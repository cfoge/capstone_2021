==> flow/design.v <==
`timescale 1ns / 1ps
module testPatternGen
  #(parameter VIDEO_WIDTH = 3)
  (input       i_Clk,  
   input [3:0] i_Pattern,
   input       i_HSync,
   input       i_VSync,
   output reg [VIDEO_WIDTH-1:0] o_Red_Video,  
   output reg [VIDEO_WIDTH-1:0] o_Grn_Video,
   output reg [VIDEO_WIDTH-1:0] o_Blu_Video
    );
  wire w_VSync;
  wire w_HSync;
  wire [VIDEO_WIDTH-1:0] Pattern_Red[0:15];
  wire [VIDEO_WIDTH-1:0] Pattern_Grn[0:15];
  wire [VIDEO_WIDTH-1:0] Pattern_Blu[0:15];
  wire [10:0] w_Col_Count;
  wire [10:0] w_Row_Count;
  wire [6:0] w_Bar_Width;  
  wire [2:0] w_Bar_Select;
  Sync_To_Count sync (.i_Clk      (i_Clk),
       .i_HSync    (i_HSync),
       .i_VSync    (i_VSync),
       .o_Col_Count(w_Col_Count),
       .o_Row_Count(w_Row_Count)
      );
  assign Pattern_Red[0] = 0;
  assign Pattern_Grn[0] = 0;
  assign Pattern_Blu[0] = 0;
  assign Pattern_Red[1] = {VIDEO_WIDTH{1'b1}};
  assign Pattern_Grn[1] = {VIDEO_WIDTH{1'b1}};
  assign Pattern_Blu[1] = {VIDEO_WIDTH{1'b1}};
  assign Pattern_Red[2] = 1'b1;
  assign Pattern_Grn[2] = 1'b1;
  assign Pattern_Blu[2] = 1'b1;
  assign Pattern_Red[3] = {VIDEO_WIDTH{1'b1}} ;  
  assign Pattern_Grn[3] = 0;
  assign Pattern_Blu[3] = 0;
  assign Pattern_Red[4] = 0;
  assign Pattern_Grn[4] =  {VIDEO_WIDTH{1'b1}};
  assign Pattern_Blu[4] = 0;
  assign Pattern_Red[5] = 0;
  assign Pattern_Grn[5] = 0;
  assign Pattern_Blu[5] = {VIDEO_WIDTH{1'b1}};
  assign Pattern_Red[6] = {VIDEO_WIDTH{1'b1}};
  assign Pattern_Grn[6] = 0;
  assign Pattern_Blu[6] = {VIDEO_WIDTH{1'b1}};
  assign Pattern_Red[7] = {VIDEO_WIDTH{1'b1}};
  assign Pattern_Grn[7] = {VIDEO_WIDTH{1'b1}};
  assign Pattern_Blu[7] = 0;
  assign Pattern_Red[8] = 0;
  assign Pattern_Grn[8] = {VIDEO_WIDTH{1'b1}};
  assign Pattern_Blu[8] = {VIDEO_WIDTH{1'b1}};
  assign Pattern_Red[9] = w_Col_Count[8] ^ w_Row_Count[8] ? {VIDEO_WIDTH{1'b1}} : 0;
  assign Pattern_Grn[9] = Pattern_Red[9];
  assign Pattern_Blu[9] = Pattern_Red[9];
  assign Pattern_Red[10] = 0;
  assign Pattern_Red[10] = 0;
  assign Pattern_Red[10] = 0;
  assign Pattern_Red[11] = ((w_Col_Count&60)==0) | ((w_Row_Count&60)==0);
  assign Pattern_Grn[11] = w_Row_Count[7];
  assign Pattern_Blu[11] = w_Col_Count[7];
  assign Pattern_Red[12] = ((w_Col_Count&60)==0) | ((w_Row_Count&60)==0);
  assign Pattern_Grn[12] = ((w_Col_Count&32)==0) & ((w_Row_Count&32)==0);
  assign Pattern_Blu[12] = ((w_Col_Count&40)==0) ^ ((w_Row_Count&40)==0);
  always @(posedge i_Clk)
  begin
    case (i_Pattern)
      4'h0 : 
      begin
	    o_Red_Video <= Pattern_Red[0];
        o_Grn_Video <= Pattern_Grn[0];
        o_Blu_Video <= Pattern_Blu[0];
      end
      4'h1 :
      begin
        o_Red_Video <= Pattern_Red[1];
        o_Grn_Video <= Pattern_Grn[1];
        o_Blu_Video <= Pattern_Blu[1];
      end
      4'h2 :
      begin
        o_Red_Video <= Pattern_Red[2];
        o_Grn_Video <= Pattern_Grn[2];
        o_Blu_Video <= Pattern_Blu[2];
      end
      4'h3 :
      begin
        o_Red_Video <= Pattern_Red[3];
        o_Grn_Video <= Pattern_Grn[3];
        o_Blu_Video <= Pattern_Blu[3];
      end
      4'h4 :
      begin
        o_Red_Video <= Pattern_Red[4];
        o_Grn_Video <= Pattern_Grn[4];
        o_Blu_Video <= Pattern_Blu[4];
      end
      4'h5 :
      begin
        o_Red_Video <= Pattern_Red[5];
        o_Grn_Video <= Pattern_Grn[5];
        o_Blu_Video <= Pattern_Blu[5];
      end
      4'h6 :
      begin
        o_Red_Video <= Pattern_Red[6];
        o_Grn_Video <= Pattern_Grn[6];
        o_Blu_Video <= Pattern_Blu[6];
      end
      4'h7 :
      begin
        o_Red_Video <= Pattern_Red[7];
        o_Grn_Video <= Pattern_Grn[7];
        o_Blu_Video <= Pattern_Blu[7];
      end
      4'h8 :
      begin
        o_Red_Video <= Pattern_Red[8];
        o_Grn_Video <= Pattern_Grn[8];
        o_Blu_Video <= Pattern_Blu[8];
      end
      4'h9 :
      begin
        o_Red_Video <= Pattern_Red[9];
        o_Grn_Video <= Pattern_Grn[9];
        o_Blu_Video <= Pattern_Blu[9];
      end
      4'ha :
      begin
        o_Red_Video <= Pattern_Red[9];
        o_Grn_Video <= Pattern_Grn[3];
        o_Blu_Video <= Pattern_Blu[2];
      end
      4'hb :
      begin
        o_Red_Video <= Pattern_Red[11];
        o_Grn_Video <= Pattern_Grn[11];
        o_Blu_Video <= Pattern_Blu[11];
      end
      4'hc :
      begin
        o_Red_Video <= Pattern_Red[12];
        o_Grn_Video <= Pattern_Grn[12];
        o_Blu_Video <= Pattern_Blu[12];
      end
      default:
      begin
        o_Red_Video <= Pattern_Red[0];
        o_Grn_Video <= Pattern_Grn[0];
        o_Blu_Video <= Pattern_Blu[0];
      end
    endcase
  end
endmodule
module Sync_To_Count 
  (input            i_Clk,
  input             rst,
   input            i_HSync,
   input            i_VSync,
   output reg       o_HSync = 0, 
   output reg       o_VSync = 0,
   output reg [10:0] o_Col_Count = 0,
   output reg [10:0] o_Row_Count = 0);
   wire w_Frame_Start;
  always @(posedge i_Clk)
  begin
    o_VSync <= i_VSync;
    o_HSync <= i_HSync;
  end
  always @(posedge i_Clk)
    begin
        if(w_Frame_Start) begin
            o_Row_Count <= 0;
        end else begin
        if(h_Frame_Start) begin
            o_Col_Count <= 0;
            o_Row_Count <= o_Row_Count + 1;
        end else begin
            o_Col_Count <= o_Col_Count + 1;
        end
        end
    end
  assign w_Frame_Start = (~o_VSync & i_VSync);
  assign h_Frame_Start = (~o_HSync & i_HSync);
endmodule
Tool chain data of testPatternGen

Tool output for the design above, in the order of the flow.
Lines are those of the file above, counted from 1.
The mark -- stands for no value.

Top: testPatternGen
Clock port: i_Clk
Standard-cell library: sky130hd
Timing corner: tt_025C_1v80

Word level

Counts by Yosys on the flattened word-level netlist (proc, flatten, opt, wreduce). Print and check cells are left out. Cells with the same type and inputs are merged into one.

Bits in registers: 33
Bits in latches: 0
RAM bits: 0
ROM bits: 0
Word width x clocked read ports: 0
Memories kept: 0
Input port bits: 7
Output and inout bits: 9
Cells after elaboration: 45

Add/subtract/negate cells: 2
Multipliers: 0
Divide/modulo/power cells: 0
Magnitude comparators: 0
Eq/ne operators: 12
Shift operators: 0
Multiplexer cells: 4
Bitwise gates (word level): 8
Reduce/logical cells: 12

Operator list:

| cell                                         | number |
| zero test 32 bit                             | 6 |
| parallel mux 3 bit (select 5 bit)            | 2 |
| adder 11 x 1 -> 11 bit with constant B       | 2 |
| equality test 4 bit with constant B          | 5 |
| equality test 4 x 3 -> 1 bit with constant B | 4 |
| OR reduction 4 bit                           | 3 |
| parallel mux 3 bit (select 4 bit)            | 1 |
| equality test 4 x 2 -> 1 bit with constant B | 2 |
| OR reduction 2 bit                           | 3 |
| equality test 4 x 1 -> 1 bit with constant B | 1 |
| AND 1 bit                                    | 3 |
| 2-to-1 mux 3 bit                             | 1 |
| XOR 1 bit                                    | 2 |
| NOT 1 bit                                    | 2 |
| OR 1 bit                                     | 1 |

Longest topological paths

Longest topological path by Yosys (ltp), each cell counted once; first at word level (registers and memories cut), then after technology mapping (sequential cells cut; the memories' decode and read muxes count).

Word-level depth: 3
ABC_AREA: 0
Gate-level depth with buffers: 5
Mapped depth without buffers: 5

After synthesis

Yosys stat after the flow's synthesis: flattened, memories mapped to cells. It holds for the ABC_AREA given above (unset counts as 0); a run with the other value may have another netlist.

Cell count: 134
Mapped area: 1286.2 µm²
Area of sequential cells: 610.6 µm²
Flip-flops: 26
Buffer cells: 9

Cells by type:

| type                      | number | total area (µm²) |
| sky130_fd_sc_hd__dfxtp_1  | 17     | 340.326 |
| sky130_fd_sc_hd__edfxtp_1 | 9      | 270.259 |
| sky130_fd_sc_hd__nor2_1   | 21     | 78.826 |
| sky130_fd_sc_hd__xor2_1   | 9      | 78.826 |
| sky130_fd_sc_hd__xnor2_1  | 6      | 52.55 |
| sky130_fd_sc_hd__nand3_1  | 8      | 40.038 |
| sky130_fd_sc_hd__nand2_1  | 10     | 37.536 |
| sky130_fd_sc_hd__buf_6    | 3      | 33.782 |
| sky130_fd_sc_hd__buf_4    | 4      | 30.029 |
| sky130_fd_sc_hd__ha_1     | 2      | 25.024 |
| sky130_fd_sc_hd__o21ai_0  | 4      | 20.019 |
| sky130_fd_sc_hd__nor2b_1  | 3      | 18.768 |
| sky130_fd_sc_hd__nand2b_2 | 2      | 17.517 |
| sky130_fd_sc_hd__a21oi_1  | 3      | 15.014 |
| sky130_fd_sc_hd__inv_1    | 4      | 15.014 |
| sky130_fd_sc_hd__nor2b_4  | 1      | 13.763 |
| sky130_fd_sc_hd__nand4_1  | 2      | 12.512 |
| sky130_fd_sc_hd__nor4_1   | 2      | 12.512 |

Not listed: further types 22, cells in them 24.
By module: a second synthesis without flattening, with its own total; a netlist apart from the flattened one above.

Cell total of the unflattened synthesis: 168
Area total of the unflattened synthesis: 1584.0 µm²

Rows give one instance, submodules left out.

Modules:

| module         | times used | cells | area (µm²) | seq. area (µm²) |
| Sync_To_Count  | 1          | 111   | 1128.6     | 590.6 |
| testPatternGen | 1          | 57    | 455.4      | 120.1 |

Path before layout

Path of least setup slack by OpenSTA after synthesis, without wires, with an ideal clock, recovery checks aside; 20% of the period is set as input and as output delay. Where synthesis merged equal registers, the netlist keeps one of their names.

Kind: register -> register
Start: register sync.o_Col_Count[8]
End: register o_Blu_Video[0]
Period: 1470 ps
Setup time: 120 ps
Time at the first pin: 0 ps
Arrival: 1174 ps
Required time: 1350 ps
Setup slack: 176 ps
Path delay: 1294 ps
Stages on the path: 5
Path buffers: 0
Period reached after synthesis: 1294 ps

"path delay" = arrival - input delay + setup time.
"stages on the path" counts driving pins, that of a launching flip-flop among them; a cell with two outputs on the path counts twice.
"period reached after synthesis" = period - worst setup slack (recovery checks aside). The figure is calculated, with input and output delays left at 20% of the set period.
The rows between start and end are the longest chain of elaborated cells between them; the timing report does not say that the signal goes this way. Where chains are equally long, one stands for them.
Each line given opens the expression or statement behind the cell; cells for indexed reads and writes are added by Yosys, which also makes memories of some case tables.
At most two assigning lines are given for a register; there are more.

Path through: sky130_fd_sc_hd__edfxtp_1 > sky130_fd_sc_hd__xnor2_1 > sky130_fd_sc_hd__a21boi_1 > sky130_fd_sc_hd__a221o_1 > sky130_fd_sc_hd__a211o_1
Cells in the longest elaborated chain: 3
Elaborated cells between the ends (all ways): 3
Source lines of those cells: 2
Those cells by class: 2 x mux; 1 x logic

Ends and longest elaborated chain, post-synthesis:

| what                              | line | RTL |
| start, declared                   | 163  | `output reg [10:0] o_Col_Count = 0,` |
| start, assigned                   | 177  | `o_Col_Count <= 0;` |
| start, assigned                   | 180  | `o_Col_Count <= o_Col_Count + 1;` |
| XOR 1 bit                         | 54   | `assign Pattern_Red[9] = w_Col_Count[8] ^ w_Row_Count[8] ? {VIDEO_WIDTH{1'b1}} : 0;` |
| 2-to-1 mux 3 bit                  | 54   |  |
| parallel mux 3 bit (select 5 bit) | 68   | `case (i_Pattern)` |
| end, assigned                     | 73   | `o_Blu_Video <= Pattern_Blu[0];` |
| end, assigned                     | 79   | `o_Blu_Video <= Pattern_Blu[1];` |
| end, declared                     | 10   | `output reg [VIDEO_WIDTH-1:0] o_Blu_Video` |

Path in the finished layout

Path of least setup slack in the final report of record 2 (OpenROAD, finished layout, wires in). Where an end is a register, its clock arrival counts in the times.
The path's times are printed in steps of 10 ps; the period is the one set.

Kind: register -> output
Start: register (name not given)
End: output o_Blu_Video[2]
Period: 2120 ps
External output delay: 420 ps
Time at the first pin: 320 ps
Arrival: 1200 ps
Required time: 1700 ps
Setup slack: 490 ps
Stages on the path: 2
Path buffers: 1

Path through: sky130_fd_sc_hd__dfxtp_1 > sky130_fd_sc_hd__clkdlybuf4s50_1

Ends and longest elaborated chain, post-layout:

| what          | line | RTL |
| end, declared | 10   | `output reg [VIDEO_WIDTH-1:0] o_Blu_Video` |

Chain of elaborated cells between the ends: none given.

## Implementation results

Design testPatternGen on sky130hd. What follows are 2 stored runs of the flow, each under its own settings; their order means nothing. The constraints put input and output delay at 20% of the set period each and load the outputs with 0.01 pF.
By "period reached" is meant the clock period of the run minus its worst setup slack. This is arithmetic on one report: input and output delays are still those of the set period (20% each).
"worst path time" means the part of the period allowed to the worst setup path (the constraints hold back 20% at inputs and 20% at outputs) less its slack; where the path has registers, the arrival times of their clocks count too.
"power consumption" rests on the timing tool's default activity at the inputs, not on a simulated workload.
"worst path time" is given in steps of 10 ps.
A setting shown as . is not set for that run.
Results: . = not shown.

| setting or result                     | record 1 | record 2           |
| period_ns                             | 1.17     | 2.12               |
| CORE_UTILIZATION                      | 65       | 40                 |
| SETUP_SLACK_MARGIN                    | 0.25     | 0.43               |
| PLACE_DENSITY_LB_ADDON                | 0.19     | 0.2                |
| TNS_END_PERCENT                       | 75       | .                  |
| CAP_MARGIN                            | 20       | 25                 |
| CORE_MARGIN                           | 2        | 2                  |
| SLEW_MARGIN                           | 20       | 10                 |
| GPL_TIMING_DRIVEN                     | .        | 1                  |
| GPL_ROUTABILITY_DRIVEN                | .        | 0                  |
| synthesized cell area (µm²)           | .        | 1286.2             |
| overall die area (µm²)                | .        | 3685.1             |
| standard-cell area after layout (µm²) | .        | 1475.2             |
| utilization (%)                       | .        | 48.3               |
| worst setup slack after layout (ps)   | .        | 491                |
| total negative slack (ps)             | .        | 0                  |
| post-route worst hold slack (ps)      | .        | 548                |
| power consumption (uW)                | .        | 1048               |
| period reached (ps)                   | .        | 1629               |
| worst path time (ps)                  | .        | 1200               |
| worst path kind                       | .        | register -> output |

Record 1: did not finish, clock tree synthesis stopped with DPL-0033
